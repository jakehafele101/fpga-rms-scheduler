==> flow/design.v <==
`timescale 1ns / 1ps
module binary_to_ASCII(
    input clk, reset,
    input start,
    input [13:0] bin,
    output reg ready, done_tick,
    output [7:0] ASCII_3, ASCII_2, ASCII_1, ASCII_0
    );
    hex_to_ASCII g_bcd0_to_ASCII(
        .i_hex(bcd0),
        .o_ASCII(ASCII_0)
    );
    hex_to_ASCII g_bcd1_to_ASCII(
        .i_hex(bcd1),
        .o_ASCII(ASCII_1)
    );
    hex_to_ASCII g_bcd2_to_ASCII(
        .i_hex(bcd2),
        .o_ASCII(ASCII_2)
    );
    hex_to_ASCII g_bcd3_to_ASCII(
        .i_hex(bcd3),
        .o_ASCII(ASCII_3)
    );
    localparam [1:0] idle = 2'b00,
                     op = 2'b01,
                     done = 2'b10;
    reg [1:0] state_reg, state_next;
    reg [13:0] bin_reg, bin_next;
    reg [3:0] n_reg, n_next;
    reg [3:0] bcd3_reg, bcd2_reg, bcd1_reg, bcd0_reg;
    reg [3:0] bcd3_next, bcd2_next, bcd1_next, bcd0_next;
    wire [3:0] bcd3_temp, bcd2_temp, bcd1_temp, bcd0_temp;
    always @(posedge clk, posedge reset)
        if(reset)
            begin
                state_reg <= idle;
                bin_reg <= 0;
                n_reg <= 0;
                bcd3_reg <= 0;
                bcd2_reg <= 0;
                bcd1_reg <= 0;
                bcd0_reg <= 0;
            end
        else
            begin
                state_reg <= state_next;
                bin_reg <= bin_next;
                n_reg <= n_next;
                bcd3_reg <= bcd3_next;
                bcd2_reg <= bcd2_next;
                bcd1_reg <= bcd1_next;
                bcd0_reg <= bcd0_next;
            end
    always @*
    begin
        state_next = state_reg;
        ready = 1'b0;
        done_tick = 1'b0;
        bin_next = bin_reg;
        bcd3_next = bcd3_reg;
        bcd2_next = bcd2_reg;
        bcd1_next = bcd1_reg;
        bcd0_next = bcd0_reg;
        n_next = n_reg;
        case(state_reg)
            idle: 
                begin
                    ready = 1'b1;
                    if(start)
                        begin
                            state_next = op;
                            bcd0_next = 0; 
                            bcd1_next = 0;
                            bcd2_next = 0; 
                            bcd3_next = 0; 
                            n_next = 4'b1110;   
                            bin_next = bin;      
                        end
                end
            op: 
                begin
                bin_next = bin_reg << 1;
                bcd0_next = {bcd0_temp[2:0], bin_reg[13]};
                bcd1_next = {bcd1_temp[2:0], bcd0_temp[3]};
                bcd2_next = {bcd2_temp[2:0], bcd1_temp[3]};
                bcd3_next = {bcd3_temp[2:0], bcd2_temp[3]};
                n_next = n_next - 1;
                if(n_next == 0)
                    state_next = done;
                end
            done: 
                begin
                    done_tick = 1'b1;
                    state_next = idle;
                end
            default: state_next = idle;
        endcase
    end
    assign bcd0_temp = (bcd0_reg > 4) ? bcd0_reg + 3 : bcd0_reg;
    assign bcd1_temp = (bcd1_reg > 4) ? bcd1_reg + 3 : bcd1_reg;
    assign bcd2_temp = (bcd2_reg > 4) ? bcd2_reg + 3 : bcd2_reg;
    assign bcd3_temp = (bcd3_reg > 4) ? bcd3_reg + 3 : bcd3_reg;
    assign bcd0 = bcd0_reg;
    assign bcd1 = bcd1_reg;
    assign bcd2 = bcd2_reg;
    assign bcd3 = bcd3_reg;
endmodule
module hex_to_ASCII (
    input [3:0] i_hex,
    output reg [7:0] o_ASCII
);
always @*
    case(i_hex)
        4'h0: o_ASCII = 8'h30;  
        4'h1: o_ASCII = 8'h31;  
        4'h2: o_ASCII = 8'h32;  
        4'h3: o_ASCII = 8'h33;  
        4'h4: o_ASCII = 8'h34;  
        4'h5: o_ASCII = 8'h35;  
        4'h6: o_ASCII = 8'h36;  
        4'h7: o_ASCII = 8'h37;  
        4'h8: o_ASCII = 8'h38;  
        4'h9: o_ASCII = 8'h39;  
        4'hA: o_ASCII = 8'h41;  
        4'hB: o_ASCII = 8'h42;  
        4'hC: o_ASCII = 8'h43;  
        4'hD: o_ASCII = 8'h44;  
        4'hE: o_ASCII = 8'h45;  
        4'hF: o_ASCII = 8'h46;  
    endcase
endmodule
==> Reports on binary_to_ASCII <==
The steps from the RTL of binary_to_ASCII to its reports follow in flow order.
Line numbers count from 1 in the design file above.
Operators: Yosys type, input widths -> output width; for muxes data width and select width s.
{ "setup": {"top_module": "binary_to_ASCII", "clock_port": "clk", "lib": "sky130hd", "lib_corner": "tt_025C_1v80"} }

==> Word level <==
Yosys after proc, flatten, opt, wreduce and memory -nomap, before mapping. Memory bits, and registers merged into a memory's read port (data or address), are not among the register bits. Print and check cells are not counted. Equal cells are merged and count once.
Yosys's memory passes give these memory sizes; they may raise the number of words (mostly to a power of two), join words into wider ones and drop unused or constant bits.
{ "op_classes": {"n_addsub": 5, "cmp": 4, "n_eq": 4, "mux": 18, "reduce_logical": 5} }
{ "ops": {"columns": ["cell", "n"], "rows": [
  ["$pmux 4 s2", 5],
  ["$pmux 14 s2", 1],
  ["$mux 4", 5],
  ["$gt 4x3->1 const B", 4],
  ["$mux 14", 1],
  ["$add 4x2->4 const B", 3],
  ["$ne 2x2->1 const B", 2],
  ["$reduce_and 2->1", 2],
  ["$sub 4x1->4 const B", 1],
  ["$logic_not 4->1", 1],
  ["$pmux 2 s2", 1],
  ["$mux 2", 2],
  ["$add 3x2->3 const B", 1],
  ["$mux 3", 1],
  ["$eq 2x1->1 const B", 1],
  ["$eq 2x2->1 const B", 1],
  ["$logic_not 2->1", 1],
  ["$reduce_bool 2->1", 1],
  ["$mux 1", 2]
]} }
{ "word_totals": {"ff_bits": 36, "mem_bits_ro": 448, "n_memories": 4, "input_bits": 17, "out_inout_bits": 34, "elab_cells": 47} }
{ "memory_table": {"columns": ["name", "size", "word_bits", "read_ports", "wr", "line_no", "source"], "rows": [
  ["(no name shown)", 16, 7, 1, 0, 114, "case(i_hex)"],
  ["(no name shown)", 16, 7, 1, 0, 114, null],
  ["(no name shown)", 16, 7, 1, 0, 114, null],
  ["(no name shown)", 16, 7, 1, 0, 114, null]
]} }

==> Logic depth <==
Depth = most cells in a row (Yosys ltp): at word level without a register or memory, in the mapped netlist without a sequential cell, where the memories' decode and read muxes count.
{ "depth": {"ltp_word": 4, "abc_area": 0, "depth_mapped": 6, "depth_no_buf": 6} }

==> Netlist <==
The flow's flattened synthesis, as Yosys stat reports it; memories are mapped. The netlist is that of the ABC_AREA named above (0 if unset); the other value can give another one.
{ "by_type": {"columns": ["cell", "n"], "rows": [
  ["sky130_fd_sc_hd__dfrtp_1", 33],
  ["sky130_fd_sc_hd__buf_4", 33],
  ["sky130_fd_sc_hd__mux2i_1", 13],
  ["sky130_fd_sc_hd__o21ai_1", 19],
  ["sky130_fd_sc_hd__nand2_1", 23],
  ["sky130_fd_sc_hd__ha_1", 5],
  ["sky130_fd_sc_hd__inv_1", 15],
  ["sky130_fd_sc_hd__o21ai_0", 7],
  ["sky130_fd_sc_hd__mux2_2", 3],
  ["sky130_fd_sc_hd__o22ai_1", 5],
  ["sky130_fd_sc_hd__a21oi_1", 6],
  ["sky130_fd_sc_hd__a32o_1", 3],
  ["sky130_fd_sc_hd__dfstp_2", 1],
  ["sky130_fd_sc_hd__xnor2_1", 3],
  ["sky130_fd_sc_hd__buf_2", 5],
  ["sky130_fd_sc_hd__o31ai_1", 3],
  ["sky130_fd_sc_hd__a22oi_1", 2],
  ["sky130_fd_sc_hd__nor3_1", 3]
]} }
Other cell types: 16; their cells: 17.
{ "mapped": {"cell_count": 199, "yosys_area_um2": 1914.3, "seqArea_um2": 852.1, "flip_flops": 34, "buffers": 39} }
The figures by module come from a second, unflattened synthesis with its own total; it is not the netlist above.
{ "hier_totals": {"cells_unflattened": 241, "hier_area_um2": 2182.1} }
Each row is one instance without its submodules.
{ "modules": {"columns": ["mod", "instances", "n_cells", "area_um2"], "rows": [
  ["binary_to_ASCII", 1, 165, 1681.6],
  ["hex_to_ASCII", 4, 19, 125.1]
]} }

==> Worst setup path after synthesis <==
Path of least setup slack by OpenSTA after synthesis, without wires, with an ideal clock, recovery checks aside; 20% of the period is set as input and as output delay. Where synthesis merged equal registers, the netlist keeps one of their names.
{ "synth_path": {"path_type": "reg2reg", "from": "reg bcd1_reg[0]", "to": "reg bcd1_reg[2]", "tclk_ns": 2.31, "setup_ns": 0.076, "launch_ns": 0.000, "t_arrival_ns": 1.353, "t_required_ns": 2.234, "setup_slack_ns": 0.881, "path_delay_ns": 1.429, "driving_pins": 7, "path_buffers": 0, "synth_period_reached_ns": 1.429} }
"path_delay_ns" = arrival - input delay + setup time.
"driving_pins": output pins that drive a net of the path, with the launching flip-flop's if there is one; two outputs of one cell count as two.
"synth_period_reached_ns" is the clock period less the worst setup slack; recovery checks do not enter. This is arithmetic on one report: input and output delays are still those of the set period (20% each).
The rows between start and end are the longest chain of elaborated cells between them; the timing report does not say that the signal goes this way. Where chains are equally long, one stands for them.
A line is the first line of the expression or statement that the cell stems from. Yosys adds cells for indexed reads and writes and turns some case tables into memories.
{ "synth_between": {"path_cell_list": "sky130_fd_sc_hd__dfrtp_1 sky130_fd_sc_hd__inv_1 sky130_fd_sc_hd__ha_1 sky130_fd_sc_hd__inv_1 sky130_fd_sc_hd__a21oi_1 sky130_fd_sc_hd__mux2_2 sky130_fd_sc_hd__o21ai_1", "elab_chain_cells": 3, "cells_between": 4, "lines_between": 2, "cone_classes": "1 x add/sub; 1 x compare; 2 x mux"} }
{ "synth_lines": {"columns": ["item", "line_no", "source"], "rows": [
  ["start, declared", 31, "reg [3:0] bcd3_reg, bcd2_reg, bcd1_reg, bcd0_reg;"],
  ["start, assigned", 42, "bcd1_reg <= 0;"],
  ["start, assigned", 52, "bcd1_reg <= bcd1_next;"],
  ["$add 4x2->4", 101, "assign bcd1_temp = (bcd1_reg > 4) ? bcd1_reg + 3 : bcd1_reg;"],
  ["$mux 4", 101, null],
  ["$pmux 4 s2", 66, "case(state_reg)"],
  ["end, assigned", 42, null],
  ["end, assigned", 52, null],
  ["end, declared", 31, null]
]} }

==> Path in the finished layout <==
From the final timing report of record 1: the path of least setup slack in the routed layout; clock arrival at registers is part of the times.
{ "layout_path": {"path_type": "reg2out", "from": "reg state_reg", "to": "out ready", "tclk_ns": 1.85, "output_delay_ns": 0.37, "launch_ns": 0.28, "t_arrival_ns": 1.33, "t_required_ns": 1.48, "setup_slack_ns": 0.15, "driving_pins": 2, "path_buffers": 1} }
Where an end lacks its bit number, it is one bit of the signal, or one of the new flip-flops if synthesis recoded a state register.
{ "layout_between": {"path_cell_list": "sky130_fd_sc_hd__dfstp_2 sky130_fd_sc_hd__clkdlybuf4s50_1"} }
{ "layout_lines": {"columns": ["item", "line_no", "source"], "rows": [
  ["start, declared", 28, "reg [1:0] state_reg, state_next;"],
  ["start, assigned", 37, "state_reg <= idle;"],
  ["start, assigned", 47, "state_reg <= state_next;"],
  ["end, declared", 6, "output reg ready, done_tick,"]
]} }
Chain of elaborated cells between the ends: none given.

Top module binary_to_ASCII; platform sky130hd; tools Yosys and OpenROAD; 2 stored runs in no particular order. Input and output delays are each 20% of the period that was set; the output load is 0.01 pF.
"achieved clock period (ns)": clock period set for the run, less the worst setup slack. It is reckoned from that one timing run; input and output delays stay at 20% of the period that was set.
"worst setup path time (ns)" means the part of the period allowed to the worst setup path (the constraints hold back 20% at inputs and 20% at outputs) less its slack; where the path has registers, the arrival times of their clocks count too.
"finish__power__total" is the tool's figure for a default switching activity; nothing was simulated.

settings of record 1
{
  "period_ns": 1.85,
  "CORE_UTILIZATION": 36,
  "PLACE_DENSITY_LB_ADDON": 0.17,
  "CORE_ASPECT_RATIO": 1.44,
  "CORE_MARGIN": 2,
  "CELL_PAD_IN_SITES_DETAIL_PLACEMENT": 0,
  "GPL_ROUTABILITY_DRIVEN": 1,
  "CTS_CLUSTER_SIZE": 74,
  "CAP_MARGIN": 35,
  "SLEW_MARGIN": 20
}
report of record 1
yosys chip area after synthesis (um^2): 1914.3
finish__design__die__area: 5926.8
finish__design__instance__area__stdcell: 2198.4
finish__design__instance__utilization: 0.4327
finish__timing__setup__ws: 0.146
finish__timing__setup__tns: 0.000
finish__timing__hold__ws: 0.417
finish__power__total: 1.439e-03
achieved clock period (ns): 1.704
worst setup path time (ns): 1.33
worst setup path kind: reg2out

settings of record 2
{
  "period_ns": 0.909,
  "CORE_UTILIZATION": 35,
  "SETUP_SLACK_MARGIN": 0.05,
  "PLACE_DENSITY_LB_ADDON": 0.09,
  "CORE_ASPECT_RATIO": 1.3,
  "CELL_PAD_IN_SITES_DETAIL_PLACEMENT": 1,
  "GPL_TIMING_DRIVEN": 1,
  "CTS_CLUSTER_DIAMETER": 170,
  "CAP_MARGIN": 10,
  "CORE_MARGIN": 2,
  "SLEW_MARGIN": 20
}
report of record 2
yosys chip area after synthesis (um^2): 1914.3
finish__design__die__area: 6082.2
finish__design__instance__area__stdcell: 3270.6
finish__design__instance__utilization: 0.6224
finish__timing__setup__ws: -0.483
finish__timing__setup__tns: -14.498
finish__timing__hold__ws: 0.303
finish__power__total: 3.049e-03
achieved clock period (ns): 1.392
worst setup path time (ns): 1.39
worst setup path kind: reg2reg
